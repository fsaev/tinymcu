==> flow/design.v <==
module uart(   input [2:0] device_select,
               input clk,
               input [7:0] mmio_data_in,
               input [15:0] mmio_addr,
               input mmio_wr,
               input mmio_rd,
               input reg rx,
               output reg tx,
               output reg [7:0] mmio_data_out
);
parameter device_address = 3'b011;
typedef enum logic [2:0] {
    READY,
    SHIFT_OUT_BYTE
} tx_state_e;
reg [7:0] CR = 0;  
reg [7:0] SR = 0;  
reg [7:0] CDIV_H = 0;  
reg [7:0] CDIV_L = 0;  
reg [7:0] DI = 0;  
reg [7:0] DO = 0;  
reg DO_has_data = 0;  
reg [9:0] byte_out = 0;
reg [3:0] bit_cnt = 0;
reg [7:0] DI_shift_reg [0:7];
tx_state_e tx_state;
always_ff @(posedge clk) begin
    if(device_select == device_address) begin
        if(mmio_wr) begin
            case(mmio_addr)
                16'h0000: CR <= mmio_data_in;
                16'h0001: begin end  
                16'h0002: CDIV_H <= mmio_data_in;
                16'h0003: CDIV_L <= mmio_data_in;
                16'h0004: begin end  
                16'h0005: begin 
                            DO <= mmio_data_in;
                            DO_has_data <= 1;
                          end
                default: begin end  
            endcase
        end
        if(mmio_rd) begin
            case(mmio_addr)
                16'h0000: mmio_data_out <= CR;
                16'h0001: mmio_data_out <= SR;
                16'h0002: mmio_data_out <= CDIV_H;
                16'h0003: mmio_data_out <= CDIV_L;
                16'h0004: mmio_data_out <= DI;
                16'h0005: mmio_data_out <= DO;
                default:  begin end  
            endcase
        end
    end
end
always_comb begin
    SR[0] = !((DI & 8'hFF) > 0);  
    SR[1] = (tx_state == READY);  
end
always_ff @(posedge clk) begin
        case(tx_state)
            READY: begin
                tx <= 1;  
                if(CR[0]) begin  
                    if(DO_has_data == 1) begin  
                        byte_out[9] <= 1;  
                        byte_out[8:1] <= DO[7:0];
                        byte_out[0] <= 1;  
                        bit_cnt <= 0;
                        DO_has_data <= 0;  
                        tx_state <= SHIFT_OUT_BYTE;
                    end
                end
            end
            SHIFT_OUT_BYTE: begin
                if(bit_cnt < 10) begin
                    tx <= byte_out[9 - bit_cnt];
                    bit_cnt <= bit_cnt + 1;
                end else begin
                    tx <= 1;  
                    tx_state <= READY;
                end
            end
            default: begin
            end
        endcase
end
endmodule
Reports on uart
What the tools print for uart, step after step.
Line numbers count from 1 in the design file above.
Library cell names are shortened.
{"block": "design", "design": "uart", "clock": "clk", "lib": "sky130hd", "corner": "tt_025C_1v80"}

Word level
Yosys after proc, flatten, opt, wreduce and memory -nomap, before mapping. Memory bits, and registers merged into a memory's read port (data or address), are not among the register bits. Print and check cells are not counted. Equal cells are merged and count once.
{"block": "op_classes", "cmp": 1, "logic": 1, "n_addsub": 2, "mux": 7, "reduce_and_logical": 11, "div": 0, "multipliers": 0, "shifts": 1, "eq_ne": 10}
{"block": "op_table", "operator": "8-bit parallel mux with 6-bit select", "n": 1}
{"block": "op_table", "operator": "16-bit by 2-bit == test with 1-bit output with constant B", "n": 2}
{"block": "op_table", "operator": "16-bit by 3-bit == test with 1-bit output with constant B", "n": 2}
{"block": "op_table", "operator": "16-bit by 1-bit == test with 1-bit output with constant B", "n": 1}
{"block": "op_table", "operator": "16-bit zero test", "n": 1}
{"block": "op_table", "operator": "3-bit AND reduction", "n": 5}
{"block": "op_table", "operator": "10-bit by 5-bit variable part select with 1-bit output with constant A", "n": 1}
{"block": "op_table", "operator": "4-bit AND reduction", "n": 2}
{"block": "op_table", "operator": "4-bit 2-to-1 mux", "n": 2}
{"block": "op_table", "operator": "2-bit != test with constant B", "n": 3}
{"block": "op_table", "operator": "6-bit nonzero test", "n": 1}
{"block": "op_table", "operator": "3-bit 2-to-1 mux", "n": 2}
{"block": "op_table", "operator": "4-bit by 4-bit subtractor with 5-bit output with constant A", "n": 1}
{"block": "op_table", "operator": "4-bit by 1-bit adder with 4-bit output with constant B", "n": 1}
{"block": "op_table", "operator": "4-bit less-than comparator with constant B", "n": 1}
{"block": "op_table", "operator": "3-bit by 1-bit == test with 1-bit output with constant B", "n": 1}
{"block": "op_table", "operator": "3-bit by 2-bit == test with 1-bit output with constant B", "n": 1}
{"block": "op_table", "operator": "3-bit zero test", "n": 1}
{"block": "op_table", "operator": "2-bit nonzero test", "n": 1}
{"block": "op_table", "operator": "1-bit parallel mux with 2-bit select", "n": 1}
{"block": "op_table", "operator": "1-bit NOT", "n": 1}
{"block": "op_table", "operator": "1-bit 2-to-1 mux", "n": 1}
{"block": "word_totals", "latch_bits": 0, "wordCells": 41, "mem_count": 0, "out_inout_bits": 9, "ram_bits": 0, "clocked_rd_ports_x_width": 0, "regBits": 48, "mem_bits_ro": 0, "in_bits": 31}

Logic depth
Depth = most cells in a row (Yosys ltp): at word level without a register or memory, in the mapped netlist without a sequential cell, where the memories' decode and read muxes count.
{"block": "depth", "ltp_word": 4, "ABC_AREA": 0, "depth_mapped": 5, "mapped_depth_nobuf": 4}

Mapped cells and area
Source: synth_stat.txt of the flow (Yosys; design flattened, memories mapped). It holds for the ABC_AREA given above (unset counts as 0); a run with the other value may have another netlist.
{"block": "by_type", "type": "edfxtp_1", "n": 45, "area_total_um2": 1.35E+03}
{"block": "by_type", "type": "mux2i_1", "n": 6, "area_total_um2": 60.058}
{"block": "by_type", "type": "a21o_2", "n": 5, "area_total_um2": 43.792}
{"block": "by_type", "type": "nor4_4", "n": 2, "area_total_um2": 42.541}
{"block": "by_type", "type": "dfxtp_1", "n": 2, "area_total_um2": 40.038}
{"block": "by_type", "type": "inv_1", "n": 10, "area_total_um2": 37.536}
{"block": "by_type", "type": "o22ai_1", "n": 6, "area_total_um2": 37.536}
{"block": "by_type", "type": "nor4b_1", "n": 3, "area_total_um2": 26.275}
{"block": "by_type", "type": "nor3_1", "n": 5, "area_total_um2": 25.024}
{"block": "by_type", "type": "nand2_1", "n": 6, "area_total_um2": 22.522}
{"block": "by_type", "type": "a221o_1", "n": 2, "area_total_um2": 20.019}
{"block": "by_type", "type": "nand4_1", "n": 3, "area_total_um2": 18.768}
{"block": "by_type", "type": "nor2_1", "n": 5, "area_total_um2": 18.768}
{"block": "by_type", "type": "nand3b_1", "n": 2, "area_total_um2": 15.014}
{"block": "by_type", "type": "ha_1", "n": 1, "area_total_um2": 12.512}
{"block": "by_type", "type": "a2111o_1", "n": 1, "area_total_um2": 11.261}
{"block": "by_type", "type": "mux2_2", "n": 1, "area_total_um2": 11.261}
{"block": "by_type", "type": "a21oi_1", "n": 2, "area_total_um2": 10.01}
Other cell types: 13; their cells: 15.
{"block": "synth_totals", "area_um2": 1899.3, "buffers": 3, "stdcells": 122, "seqArea_um2": 1391.3, "ff_cells": 47}

Worst setup path after synthesis
OpenSTA on the mapped netlist: ideal clock, no wires. The path of least setup slack (recovery checks aside). Input and output delay are each 20% of the period. Register names are those of the netlist, which keeps one name where synthesis merged equal registers.
{"block": "synth_path", "path_type": "in2reg", "from": "input port mmio_addr[9]", "to": "register mmio_data_out[0]", "launch_ns": 0.650, "arrival_ns": 2.535, "delay_ns": 2.304, "n_path_buf": 0, "period_ns": 3.25, "setup_time_ns": 0.419, "slack_ns": 0.296, "t_required_ns": 2.831, "input_delay_ns": 0.650, "driving_pins": 3, "period_less_setup_slack_ns": 2.954}
"delay_ns" is the arrival time less input delay plus setup time.
"driving_pins" counts driving pins, that of a launching flip-flop among them; a cell with two outputs on the path counts twice.
"period_less_setup_slack_ns" = period - worst setup slack (recovery checks aside). The figure is calculated, with input and output delays left at 20% of the set period.
Between the ends stands the longest chain of elaborated cells between them, by number of cells; it is not shown to be the way that was timed. Of several equally long chains one is given.
Each line given opens the expression or statement behind the cell; cells for indexed reads and writes are added by Yosys, which also makes memories of some case tables.
A register here has more assigning lines than the two given.
The path ends at the enable pin of a flip-flop; only ways to that pin are counted.
{"block": "synth_via", "path_cell_list": "nor4_4 > nand2_2 > a2111oi_0", "elab_chain_len": 3, "cone_cells": 8, "cone_classes": "5 x eq/ne; 3 x reduce/logical"}
{"block": "synth_rtl", "element": "start: declaration", "line_no": 4, "source": "input [15:0] mmio_addr,"}
{"block": "synth_rtl", "element": "16-bit by 3-bit == test with 1-bit output", "line_no": 44, "source": "case(mmio_addr)"}
{"block": "synth_rtl", "element": "6-bit nonzero test"}
{"block": "synth_rtl", "element": "3-bit AND reduction"}
{"block": "synth_rtl", "element": "end: assignment", "line_no": 45, "source": "16'h0000: mmio_data_out <= CR;"}
{"block": "synth_rtl", "element": "end: assignment", "line_no": 46, "source": "16'h0001: mmio_data_out <= SR;"}
{"block": "synth_rtl", "element": "end: declaration", "line_no": 9, "source": "output reg [7:0] mmio_data_out"}

Path in the finished layout
Path of least setup slack in the final report of entry A (OpenROAD, finished layout, wires in). Where an end is a register, its clock arrival counts in the times.
{"block": "layout_path", "path_type": "in2reg", "from": "input port mmio_addr[1]", "to": "register CDIV_L[2]", "input_delay_ns": 0.99, "slack_ns": 1.56, "arrival_ns": 3.29, "setup_time_ns": 0.36, "n_path_buf": 1, "launch_ns": 0.99, "period_ns": 4.93, "t_required_ns": 4.85, "driving_pins": 4}
Between the ends stands the longest chain of elaborated cells between them, by number of cells; it is not shown to be the way that was timed. Of several equally long chains one is given.
{"block": "layout_via", "path_cell_list": "clkdlybuf4s50_1 > nor4b_1 > nand4_1 > nor2_1", "elab_chain_len": 2, "cone_cells": 2, "cone_classes": "1 x eq/ne; 1 x reduce/logical"}
{"block": "layout_rtl", "element": "start: declaration", "line_no": 4, "source": "input [15:0] mmio_addr,"}
{"block": "layout_rtl", "element": "16-bit by 2-bit == test with 1-bit output", "line_no": 30, "source": "case(mmio_addr)"}
{"block": "layout_rtl", "element": "3-bit AND reduction"}
{"block": "layout_rtl", "element": "end: assignment", "line_no": 34, "source": "16'h0003: CDIV_L <= mmio_data_in;"}
{"block": "layout_rtl", "element": "end: declaration", "line_no": 19, "source": "reg [7:0] CDIV_L = 0;"}

==> runs of uart <==
Below are 2 stored runs of the flow (Yosys, OpenROAD; platform sky130hd) on uart, each with its settings and what was measured, unordered. Constraints: input delay and output delay 20% of the set period each, output load 0.01 pF.
"period_reached_ns" is the run's clock period less its worst setup slack. It is reckoned from that one timing run; input and output delays stay at 20% of the period that was set.
"worst_path_time_ns" is the time allowed to the run's worst setup path (the clock period less input and output delay, where it has them) less its slack. Clock arrival times count: a late capture clock shortens it, a late launch clock lengthens it.
"power.total_uw" rests on the timing tool's default activity at the inputs, not on a simulated workload.

Entry A
==> flow/run.sh <==
#!/bin/bash
# the make line also repeats the synthesis and layout settings of config.mk as NAME=value (left out here)
make -C /OpenROAD-flow-scripts/flow DESIGN_CONFIG=/design/flow/config.mk WORK_HOME=/design/flow/orfs CLKGATE_MAP_FILE= finish
==> flow/config.mk <==
export PLATFORM = sky130hd
export DESIGN_NAME = uart
export DESIGN_NICKNAME = uart
export VERILOG_FILES = /design/flow/design.v
export SDC_FILE = /design/flow/constraint.sdc
export NUM_CORES = 4
export LEC_CHECK = 0
export ABC_AREA = 0
export CAP_MARGIN = 30
export CELL_PAD_IN_SITES_DETAIL_PLACEMENT = 2
export CELL_PAD_IN_SITES_GLOBAL_PLACEMENT = 3
export CORE_MARGIN = 2
export CORE_UTILIZATION = 30
export CTS_CLUSTER_DIAMETER = 23
export CTS_CLUSTER_SIZE = 89
export GPL_TIMING_DRIVEN = 1
export HOLD_SLACK_MARGIN = -0.0
export MAX_ROUTING_LAYER = met4
export PLACE_DENSITY_LB_ADDON = 0.13
export SETUP_SLACK_MARGIN = 0.6
export SLEW_MARGIN = 20
export TNS_END_PERCENT = 45
==> flow/constraint.sdc <==
create_clock -name core_clock -period 4.93 [get_ports {clk}]
set_input_delay 0.9860 -clock core_clock [delete_from_list [all_inputs] [get_ports {clk}]]
set_output_delay 0.9860 -clock core_clock [all_outputs]
set_load 0.01 [all_outputs]

==> results of entry A, as JSON <==
{
  "die_area_um2": 6983.9,
  "power.total_uw": 694.6,
  "final_util_pct": 41.2,
  "synth_chip_area_um2": 1899.3,
  "hold_worst_slack_ns": 0.486,
  "final_stdcell_area_um2": 2481.1,
  "period_reached_ns": 3.368,
  "timing.setup.tns_ns": 0.000,
  "setup_worst_slack_ns": 1.562,
  "worst_path_time_ns": 2.38,
  "worst_setup_path_type": "in2reg"
}

Entry B
==> flow/run.sh <==
#!/bin/bash
# the make line also repeats the synthesis and layout settings of config.mk as NAME=value (left out here)
make -C /OpenROAD-flow-scripts/flow DESIGN_CONFIG=/design/flow/config.mk WORK_HOME=/design/flow/orfs CLKGATE_MAP_FILE= finish
==> flow/config.mk <==
export PLATFORM = sky130hd
export DESIGN_NAME = uart
export DESIGN_NICKNAME = uart
export VERILOG_FILES = /design/flow/design.v
export SDC_FILE = /design/flow/constraint.sdc
export NUM_CORES = 4
export LEC_CHECK = 0
export ABC_AREA = 0
export CAP_MARGIN = 20
export CELL_PAD_IN_SITES_GLOBAL_PLACEMENT = 0
export CORE_MARGIN = 6
export CORE_UTILIZATION = 23
export CTS_CLUSTER_DIAMETER = 362
export CTS_CLUSTER_SIZE = 49
export GPL_ROUTABILITY_DRIVEN = 0
export GPL_TIMING_DRIVEN = 0
export MAX_ROUTING_LAYER = met4
export MIN_ROUTING_LAYER = met2
export SETUP_SLACK_MARGIN = 0.81
export SLEW_MARGIN = 20
==> flow/constraint.sdc <==
create_clock -name core_clock -period 5.11 [get_ports {clk}]
set_input_delay 1.0220 -clock core_clock [delete_from_list [all_inputs] [get_ports {clk}]]
set_output_delay 1.0220 -clock core_clock [all_outputs]
set_load 0.01 [all_outputs]

==> results of entry B, as JSON <==
{
  "timing.setup.tns_ns": 0.000,
  "synth_chip_area_um2": 1899.3,
  "hold_worst_slack_ns": 0.470,
  "period_reached_ns": 3.527,
  "final_stdcell_area_um2": 2512.4,
  "die_area_um2": 10583.3,
  "power.total_uw": 667.2,
  "final_util_pct": 32.0,
  "setup_worst_slack_ns": 1.583,
  "worst_path_time_ns": 2.51,
  "worst_setup_path_type": "in2reg"
}
