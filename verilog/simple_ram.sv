==> flow/design.v <==
module simple_ram(
    input [2:0] device_select,
    input clk,
    input [15:0] addr_in,
    input we,
    input oe,
    input [7:0] data_in,
    output reg [7:0] data_out
    );
    parameter device_address = 3'b001;
    reg [7:0] mem [0:255];
    initial begin
        mem[0] = 8'h00;
        mem[1] = 8'h02;
        mem[2] = 8'h03;  
        mem[3] = 8'h06;
        mem[4] = 8'hF0;  
        mem[5] = 8'h00;
        mem[6] = 8'h0D;
        mem[7] = 8'h00;
        mem[8] = 8'h0C;
        mem[9] = 8'h80;  
        mem[10] = 8'h07;
        mem[11] = 8'h00;  
        mem[12] = 8'h03;  
        mem[13] = 8'h17;  
        mem[14] = 8'h1E;  
        mem[15] = 8'h00;  
        mem[16] = 8'h28;  
        mem[17] = 8'h06;  
        mem[18] = 8'hF0;  
        mem[19] = 8'h05;  
        mem[20] = 8'h2B;  
        mem[21] = 8'h07;
        mem[22] = 8'h01;  
        mem[23] = 8'h0F;  
        mem[24] = 8'h24;  
        mem[25] = 8'h21;  
        mem[26] = 8'h00;  
        mem[27] = 8'h0A;  
        mem[28] = 8'h28;  
        mem[29] = 8'h0F;  
        mem[30] = 8'h23;  
        mem[31] = 8'h1D;  
        mem[32] = 8'h00;  
        mem[33] = 8'h0A;  
        mem[40] = 8'h01;
        mem[128] = "H";
        mem[129] = "e";
        mem[130] = "l";
        mem[131] = "l";
        mem[132] = "o";
        mem[133] = " ";
        mem[134] = "W";
        mem[135] = "o";
        mem[136] = "r";
        mem[137] = "l";
        mem[138] = "d";
        mem[139] = "!";
        mem[140] = "\n";
        mem[141] = "\r";
        mem[140] = 8'h00;
    end
    assign data_out = (oe && (device_address == device_select)) ? mem[addr_in[7:0]] : 8'hZZ;
    always @(posedge clk)
    begin
        if (we && (device_address == device_select))
            mem[addr_in[7:0]] <= data_in;
    end
endmodule
Reports on simple_ram
Tool output for the design above, in the order of the flow.
Line numbers count from 1 in the design file above.
Operators carry their Yosys type and port widths (W data, S select, Z words).
Cell names lack the library's common part.
{ "inputs": {"top_module": "simple_ram", "clock": "clk", "lib": "sky130hd", "corner": "tt_025C_1v80"} }

After elaboration
Counts by Yosys on the flattened word-level netlist (proc, flatten, opt, wreduce; memories kept). Register bits leave out memories and registers merged into their read ports (data or address); mux counts leave out enables and synchronous resets folded into registers. Print and check cells are left out. Cells with the same type and inputs are merged into one.
Yosys's memory passes give these memory sizes; they may raise the number of words (mostly to a power of two), join words into wider ones and drop unused or constant bits.
{ "word_totals": {"register_bits": 0, "ram_bits": 2048, "n_memories": 1, "output_inout_bits": 8, "elab_cells": 8} }
{ "op_classes": {"equal": 1, "n_mux": 4, "n_reduce_logical": 2} }
{ "mem_list": {"columns": ["memory", "words", "word_bits", "read_ports", "wr", "line", "source"], "rows": [
  ["mem", 256, 8, 1, 1, 11, "reg [7:0] mem [0:255];"]
]} }
{ "ops": {"columns": ["cell", "count"], "rows": [
  ["$mux W8", 3],
  ["$eq A1 B3 Y1 const A", 1],
  ["$logic_and A1 B1 Y1", 2],
  ["$mux W1", 1]
]} }

Depth
Depth = most cells in a row (Yosys ltp): at word level without a register or memory, in the mapped netlist without a sequential cell, where the memories' decode and read muxes count.
{ "depth": {"word_depth": 3, "ABC_AREA": 0, "ltp_mapped": 9, "depth_no_buf": 5} }

Mapped cells and area
The flow's flattened synthesis, as Yosys stat reports it; memories are mapped. The netlist is that of the ABC_AREA named above (0 if unset); the other value can give another one.
Totals and module areas in this step are rounded.
{ "types": {"columns": ["type", "count"], "rows": [
  ["edfxtp_1", 2048],
  ["mux4_2", 512],
  ["a22oi_1", 256],
  ["nor2_1", 260],
  ["a21oi_1", 128],
  ["clkbuf_1", 153],
  ["o41ai_1", 32],
  ["buf_2", 42],
  ["nand2_1", 30],
  ["buf_6", 9],
  ["buf_4", 8],
  ["nand4_1", 8],
  ["buf_1", 13],
  ["nor2b_1", 6],
  ["nand3_1", 4],
  ["and2_1", 2],
  ["nand2b_1", 2],
  ["nor4bb_1", 1]
]} }
Other cell types: 4; their cells: 4.
{ "mapped": {"cell_count": 3518, "area_mm2": 0.078, "sequential_area_mm2": 0.061, "ff_cells": 2048, "buffers": 225} }

Timing after synthesis
Source: OpenSTA report_checks on the synthesized netlist (no wires, ideal clock, input and output delay 20% of the period each), path of least setup slack; recovery checks are left aside. Register names are those of the netlist, which keeps one name where synthesis merged equal registers.
{ "synth_timing": {"kind": "input port to output port", "from": "input addr_in[0]", "to": "output data_out[0]", "tclk_ns": 3.57, "out_delay_ns": 0.714, "t_first_pin_ns": 0.714, "arrival_ns": 2.611, "required_time_ns": 2.856, "slack_ns": 0.245, "delay_ns": 1.897, "driving_pins": 9, "period_less_setup_slack_ns": 3.325} }
"delay_ns" is the arrival time less input delay plus setup time.
A path that ends at an output port has no setup time.
"driving_pins": output pins that drive a net of the path, with the launching flip-flop's if there is one; two outputs of one cell count as two.
"period_less_setup_slack_ns" is the clock period less the worst setup slack; recovery checks do not enter. This is arithmetic on one report: input and output delays are still those of the set period (20% each).
The rows between start and end are the longest chain of elaborated cells between them; the timing report does not say that the signal goes this way. Where chains are equally long, one stands for them.
Each line given opens the expression or statement behind the cell; cells for indexed reads and writes are added by Yosys, which also makes memories of some case tables.
A memory read counts as a cell of the chain, while the word-level depth stops at memories.
{ "synth_via": {"path_cell_list": "clkbuf_1 > buf_6 > buf_4 > buf_2 > mux4_2 > a22oi_1 > a21oi_1 > o41ai_1 > nand4_1", "elab_chain_len": 2, "cone_cells": 2, "cone_classes": "mux (1); memory (1)"} }
{ "synth_rtl": {"columns": ["element", "line", "source"], "rows": [
  ["start, declared", 4, "input [15:0] addr_in,"],
  ["$mem_v2 Z256 W8", 11, "reg [7:0] mem [0:255];"],
  ["$mux W8", 64, "assign data_out = (oe && (device_address == device_select)) ? mem[addr_in[7:0]] : 8'hZZ;"],
  ["end, declared", 8, "output reg [7:0] data_out"]
]} }

Timing after layout
Path of least setup slack in the final report of run 1 (OpenROAD, finished layout, wires in). Where an end is a register, its clock arrival counts in the times.
{ "layout_timing": {"kind": "flip-flop to output port", "from": "memory mem[15][4]", "to": "output data_out[4]", "tclk_ns": 2.02, "out_delay_ns": 0.40, "t_first_pin_ns": 0.84, "arrival_ns": 3.48, "required_time_ns": 1.62, "slack_ns": -1.86, "driving_pins": 9} }
The rows between start and end are the longest chain of elaborated cells between them; the timing report does not say that the signal goes this way. Where chains are equally long, one stands for them.
A memory read counts as a cell of the chain, while the word-level depth stops at memories.
{ "layout_via": {"path_cell_list": "edfxtp_1 > mux4_2 > a22oi_2 > buf_6 > a21oi_4 > o41ai_4 > buf_4 > nand4_1 > buf_2", "elab_chain_len": 2, "cone_cells": 2, "cone_classes": "mux (1); memory (1)"} }
{ "layout_rtl": {"columns": ["element", "line", "source"], "rows": [
  ["start, declared", 11, "reg [7:0] mem [0:255];"],
  ["$mem_v2 Z256 W8", 11, null],
  ["$mux W8", 64, "assign data_out = (oe && (device_address == device_select)) ? mem[addr_in[7:0]] : 8'hZZ;"],
  ["end, declared", 8, "output reg [7:0] data_out"]
]} }

FLOW RESULTS
============

Stored flow runs of simple_ram (2 of them; Yosys, OpenROAD, sky130hd). They differ in their settings and are not a sequence. Constraints: input delay and output delay 20% of the set period each, output load 0.01 pF.
"period_less_ws_ns" = clock period - worst setup slack. The figure is calculated, with input and output delays left at 20% of the set period.
"worst_setup_path_time_ns": the worst setup path's part of the clock period (all of it between registers, 20% less for each end at a port) less its slack. A launch clock that arrives late makes it longer, a capture clock that arrives late makes it shorter.
"final_power_w": no workload was simulated; the value follows from the tool's default switching activity.
Measured values are rounded.
[
  {
    "run": "run 1",
    "settings": { "period_ns": 2.02, "CORE_UTILIZATION": 20, "SETUP_SLACK_MARGIN": -0.03, "PLACE_DENSITY_LB_ADDON": 0.16, "TNS_END_PERCENT": 70, "ABC_AREA": 0, "GPL_ROUTABILITY_DRIVEN": 1, "CTS_CLUSTER_DIAMETER": 312, "CAP_MARGIN": 20, "SLEW_MARGIN": 35, "CORE_MARGIN": 2 },
    "results": { "post_synth_area_mm2": 0.078, "final_setup_tns_ns": -14, "cell_area_final_mm2": 0.1, "final_util_frac": 0.26, "worst_setup_path_time_ns": 3.48, "path_kind": "flip-flop to output port", "period_less_ws_ns": 3.884, "timing.hold.ws_ns": 0.49, "design_die_area_mm2": 0.4, "worst_setup_slack_ns": -1.9, "final_power_w": 0.093 }
  },
  {
    "run": "run 2",
    "settings": { "period_ns": 3.3, "CORE_UTILIZATION": 16, "CAP_MARGIN": 20, "CORE_MARGIN": 2, "SLEW_MARGIN": 20 },
    "results": { "worst_setup_slack_ns": -0.78, "post_synth_area_mm2": 0.078, "final_setup_tns_ns": -5.7, "worst_setup_path_time_ns": 2.76, "path_kind": "input port to output port", "period_less_ws_ns": 4.080, "design_die_area_mm2": 0.49, "final_power_w": 0.055, "timing.hold.ws_ns": 0.28, "cell_area_final_mm2": 0.1, "final_util_frac": 0.21 }
  }
]
